==> flow/design.v <==
module synchronous_fifo#(
    parameter   DATA_WIDTH = 24,
    parameter   filter_DATA_WIDTH = 20,
    parameter   ADDR_WIDTH = 4,
    parameter   DEPTH = 1 << ADDR_WIDTH
)(
    input                      clk,
    input                      rst_n,
    input                      wr_en,
    input                      reg_fifo_read_en,
    input  [filter_DATA_WIDTH-1:0]    filter_fifo_data,
    output                     full,    
    output                     empty,    
    output [DATA_WIDTH-1:0]    fifo_reg_data,
    output                     fifo_reg_data_valid,
    output [DEPTH-1:0]         fifo_sample_num
);
    integer                 i;   
    reg [DATA_WIDTH-1:0]    fifo_reg_data_r;
    reg [DATA_WIDTH-1:0]    fifo_reg_data;
    reg [ADDR_WIDTH:0]    wr_ptr;
    reg [ADDR_WIDTH:0]    rd_ptr;
    reg [DATA_WIDTH-1:0]    ram[DEPTH-1:0];
    reg                     fifo_reg_data_valid_r;
    reg                     reg_fifo_read_en_r;
    reg                     rd_en_r;
    reg [DEPTH-1:0]         fifo_sample_num_r;
    always @(posedge clk or negedge rst_n) begin
        if (!rst_n) begin
            reg_fifo_read_en_r <= 0;
        end else if (reg_fifo_read_en)
            reg_fifo_read_en_r <=  1 ;
        else
            reg_fifo_read_en_r <= 0;
    end
    always @(posedge clk or negedge rst_n) begin
        if (!rst_n) begin
            rd_en_r <= 0;
        end else if (!reg_fifo_read_en_r && reg_fifo_read_en)
            rd_en_r <= 1 ;
        else
            rd_en_r <= 0;
    end
    always @(posedge clk or negedge rst_n) begin
        if (!rst_n) begin
            wr_ptr <= 0;
        end else if (wr_en)
            wr_ptr <= wr_ptr + 1 ;
    end
    always @(posedge clk or negedge rst_n) begin
        if (!rst_n) begin
            rd_ptr <= 0;
        end else if (wr_en && full)
            rd_ptr <= rd_ptr + 1 ;
        else if (rd_en_r)
            rd_ptr <= rd_ptr + 1 ;
    end
    always @(posedge clk or negedge rst_n) begin
        if (!rst_n) begin
            for(i=0;i < DEPTH;i++)
                ram[i] <= {DATA_WIDTH{1'b0}};
        end else if (wr_en)
            ram[wr_ptr][DATA_WIDTH-1:DATA_WIDTH-1-19] <= filter_fifo_data;
    end
    always @(posedge clk or negedge rst_n) begin
        if (!rst_n) begin
            fifo_reg_data_r <= 0;
        end else if (rd_en_r)
            fifo_reg_data_r <= ram[rd_ptr] ;
    end
    always @(posedge clk or negedge rst_n) begin
        if (!rst_n)
            fifo_sample_num_r <= 0;
        else if (full)
            fifo_sample_num_r <= DEPTH;
        else if (wr_en && !rd_en_r)  
            fifo_sample_num_r <= fifo_sample_num_r + 1'b1;
        else if (rd_en_r && !wr_en)  
            fifo_sample_num_r <= fifo_sample_num_r - 1'b1;
    end
    assign fifo_reg_data = fifo_reg_data_r;
    assign empty    = wr_ptr == rd_ptr;
    assign full     = (wr_ptr[ADDR_WIDTH-1:0] == rd_ptr[ADDR_WIDTH-1:0]) && (wr_ptr[ADDR_WIDTH]!=rd_ptr[ADDR_WIDTH]);
    assign fifo_sample_num = fifo_sample_num_r;
endmodule
---- From RTL to reports: synchronous_fifo ----
What the tools print for synchronous_fifo, step after step.
Line numbers count from 1 in the design file above.
Not given: n/a
design
  top ..................................... synchronous_fifo
  clock port .............................. clk
  library ................................. sky130hd
  timing corner ........................... tt_025C_1v80

---- Elaborated design ----
Yosys after proc, flatten, opt, wreduce and memory -nomap, before mapping. Print and check cells are not counted. Equal cells are merged and count once.
bit counts
  input bits .............................. 24
  output and inout port bits .............. 43
  register bits ........................... 372
  cells after elaboration ................. 95
operators by class
  muxes and demuxes ....................... 8
  equality and inequality tests ........... 33
  reduce/logical cells .................... 28
  $add $sub $neg .......................... 4
operator list
  operator                                     number
  case mux 24 bit (select 16 bit)              1
  == test 4 bit with constant B                16
  two-way mux 16 bit                           3
  AND reduction 2 bit                          16
  == test 4 x 3 -> 1 bit with constant B       8
  adder 16 x 1 -> 16 bit with constant B       1
  subtractor 16 x 1 -> 16 bit with constant B  1
  == test 4 x 2 -> 1 bit with constant B       4
  adder 5 x 1 -> 5 bit with constant B         2
  two-way mux 5 bit                            2
  == test 4 x 1 -> 1 bit with constant B       2
  zero test 4 bit                              2
  logical AND 1 bit                            5
  == test 5 bit                                1
  == test 4 bit                                1
  zero test 1 bit                              3
  nonzero test 3 bit                           1
  nonzero test 2 bit                           1
  two-way mux 1 bit                            2
  != test 1 bit                                1

---- Longest topological paths ----
Yosys ltp: most cells in a row. Word level: on the elaborated netlist, between registers, memories and ports. Mapped: between sequential cells and ports; inverters and the memories' decode and read muxes count.
logic depth
  word-level depth ........................ 5
  ABC_AREA ................................ 0
  gate-level depth with buffers ........... 12
  mapped depth without buffers ............ 9

---- Synthesis result ----
Source: synth_stat.txt of the flow (Yosys; design flattened, memories mapped). It holds for the ABC_AREA given above (unset counts as 0); a run with the other value may have another netlist.
synthesis totals
  sequential area ......................... 9208.8 µm²
  standard cells after synthesis .......... 1349
  buffers ................................. 124
  chip area (Yosys) ....................... 17092.6 µm²
  mapped flip-flops ....................... 368
cells by type
  cell                       number  area in all (µm²)
  sky130_fd_sc_hd__dfrtp_1   368     9.21E+03
  sky130_fd_sc_hd__mux2_2    325     3659.76
  sky130_fd_sc_hd__ha_1      25      312.8
  sky130_fd_sc_hd__a222oi_1  30      300.288
  sky130_fd_sc_hd__a221oi_1  30      262.752
  sky130_fd_sc_hd__clkbuf_1  69      258.998
  sky130_fd_sc_hd__o21ai_0   49      245.235
  sky130_fd_sc_hd__nand2_1   63      236.477
  sky130_fd_sc_hd__nand3_1   36      180.173
  sky130_fd_sc_hd__a21oi_1   34      170.163
  sky130_fd_sc_hd__buf_2     34      170.163
  sky130_fd_sc_hd__a22oi_1   21      157.651
  sky130_fd_sc_hd__xnor2_1   16      140.134
  sky130_fd_sc_hd__a22o_1    14      122.618
  sky130_fd_sc_hd__mux2i_1   12      120.115
  sky130_fd_sc_hd__mux4_2    5       112.608
  sky130_fd_sc_hd__nor2_1    30      112.608
  sky130_fd_sc_hd__xor2_1    11      96.342
Other cell types: 46; their cells: 177.

---- Path before layout ----
OpenSTA on the mapped netlist: ideal clock, no wires. The path of least setup slack (recovery checks aside). Input and output delay are each 20% of the period. Register names are those of the netlist, which keeps one name where synthesis merged equal registers.
path post-synthesis
  kind .................................... input-to-reg
  start point ............................. in wr_en
  end point ............................... reg fifo_sample_num_r[15]
  delay of the path ....................... 2.442 ns
  arrival ................................. 2.911 ns
  slack ................................... -0.066 ns
  required time ........................... 2.845 ns
  external input delay .................... 0.594 ns
  stages .................................. 9
  clock period ............................ 2.97 ns
  library setup time ...................... 0.125 ns
  path buffers ............................ 1
  period reached after synthesis .......... 3.036 ns
"delay of the path" = arrival - input delay + setup time.
"stages": output pins that drive a net of the path, with the launching flip-flop's if there is one; two outputs of one cell count as two.
"period reached after synthesis" = period - worst setup slack (recovery checks aside). The figure is calculated, with input and output delays left at 20% of the set period.
Between the ends stands the longest chain of elaborated cells between them, by number of cells; it is not shown to be the way that was timed. Of several equally long chains one is given.
A line is the first line of the expression or statement that the cell stems from. Yosys adds cells for indexed reads and writes and turns some case tables into memories.
At most two assigning lines are given for a register; there are more.
between the ends, post-synthesis
  path through ............................ sky130_fd_sc_hd__clkbuf_1 sky130_fd_sc_hd__nand2b_1 sky130_fd_sc_hd__ha_1 sky130_fd_sc_hd__and3_1 sky130_fd_sc_hd__a221oi_4 sky130_fd_sc_hd__nor3_2 sky130_fd_sc_hd__o31a_1 sky130_fd_sc_hd__o22a_1 sky130_fd_sc_hd__mux2_4
  cells in the longest elaborated chain ... 5
RTL lines, path post-synthesis
  element             RTL line  source
  start: declaration  9         input                      wr_en,
  zero test 1 bit     78        else if (rd_en_r && !wr_en)
  logical AND 1 bit   78
  two-way mux 16 bit  78
  two-way mux 16 bit  76        else if (wr_en && !rd_en_r)
  two-way mux 16 bit  74        else if (full)
  end: assignment     77        fifo_sample_num_r <= fifo_sample_num_r + 1'b1;
  end: assignment     79        fifo_sample_num_r <= fifo_sample_num_r - 1'b1;
  end: declaration    27        reg [DEPTH-1:0]         fifo_sample_num_r;

---- Worst path after layout ----
From the final timing report of entry A: the path of least setup slack in the routed layout; clock arrival at registers is part of the times.
path post-layout
  kind .................................... reg-to-reg
  start point ............................. reg rd_ptr[0]
  end point ............................... reg fifo_reg_data_r[21]
  slack ................................... 1.81 ns
  arrival ................................. 4.15 ns
  library setup time ...................... 0.10 ns
  required time ........................... 5.96 ns
  stages .................................. 10
  path buffers ............................ 3
  clock period ............................ 5.46 ns
Between the ends stands the longest chain of elaborated cells between them, by number of cells; it is not shown to be the way that was timed. Of several equally long chains one is given.
At most two assigning lines are given for a register; there are more.
between the ends, post-layout
  path through ............................ sky130_fd_sc_hd__dfrtp_1 sky130_fd_sc_hd__inv_1 sky130_fd_sc_hd__ha_1 sky130_fd_sc_hd__clkbuf_1 sky130_fd_sc_hd__buf_2 sky130_fd_sc_hd__buf_1 sky130_fd_sc_hd__a221oi_1 sky130_fd_sc_hd__o311ai_0 sky130_fd_sc_hd__o211ai_1 sky130_fd_sc_hd__o21ai_0
  cells in the longest elaborated chain ... 2
RTL lines, path post-layout
  element                          RTL line  source
  start: declaration               22        reg [ADDR_WIDTH:0]    rd_ptr;
  start: assignment                54        rd_ptr <= rd_ptr + 1 ;
  start: assignment                56        rd_ptr <= rd_ptr + 1 ;
  == test 4 bit                    69        fifo_reg_data_r <= ram[rd_ptr] ;
  case mux 24 bit (select 16 bit)  69
  end: assignment                  67        fifo_reg_data_r <= 0;
  end: assignment                  69
  end: declaration                 19        reg [DATA_WIDTH-1:0]    fifo_reg_data_r;

Module synchronous_fifo, platform sky130hd: 2 stored runs of the flow (Yosys, OpenROAD) with differing settings, in no particular order. Input and output delays are each 20% of the period that was set; the output load is 0.01 pF.
"clock period reached": clock period set for the run, less the worst setup slack. It is reckoned from that one timing run; input and output delays stay at 20% of the period that was set.
"critical setup path time" = time allowed to the worst setup path (clock period - input delay - output delay, where it has them) - its slack; a late launch clock adds to it, a late capture clock takes from it.
"total power of the final layout": no workload was simulated; the value follows from the tool's default switching activity.

---- entry A ----
settings
  period_ns = 5.46
  CORE_UTILIZATION = 23
  SETUP_SLACK_MARGIN = 1.6
  PLACE_DENSITY = 0.77
  CORE_ASPECT_RATIO = 1.22
  TNS_END_PERCENT = 30
  ABC_AREA = 0
  GPL_TIMING_DRIVEN = 0
  GPL_ROUTABILITY_DRIVEN = 0
  CTS_CLUSTER_DIAMETER = 375
  MIN_ROUTING_LAYER = met2
  CAP_MARGIN = 20
  CORE_MARGIN = 2
  SLEW_MARGIN = 20
results
  critical setup path time ................ 3.65 ns
  critical path type ...................... reg-to-reg
  clock period reached .................... 3.648 ns
  total power of the final layout ......... 13.310 mW
  final design utilization ................ 0.276
  final setup TNS ......................... 0.000 ns
  setup slack of the worst path ........... 1.812 ns
  post-synthesis cell area ................ 17092.6 µm²
  full die area ........................... 76523.4 µm²
  standard-cell area of the final layout .. 20348.3 µm²

---- entry B ----
settings
  period_ns = 3.19
  SETUP_SLACK_MARGIN = 0.01
  CAP_MARGIN = 20
  CORE_MARGIN = 2
  CORE_UTILIZATION = 40
  SLEW_MARGIN = 20
results
  critical setup path time ................ 2.36 ns
  critical path type ...................... reg-to-output
  clock period reached .................... 2.998 ns
  total power of the final layout ......... 21.671 mW
  final design utilization ................ 0.474
  final setup TNS ......................... 0.000 ns
  setup slack of the worst path ........... 0.192 ns
  post-synthesis cell area ................ 17092.6 µm²
  full die area ........................... 44400.8 µm²
  standard-cell area of the final layout .. 19941.6 µm²
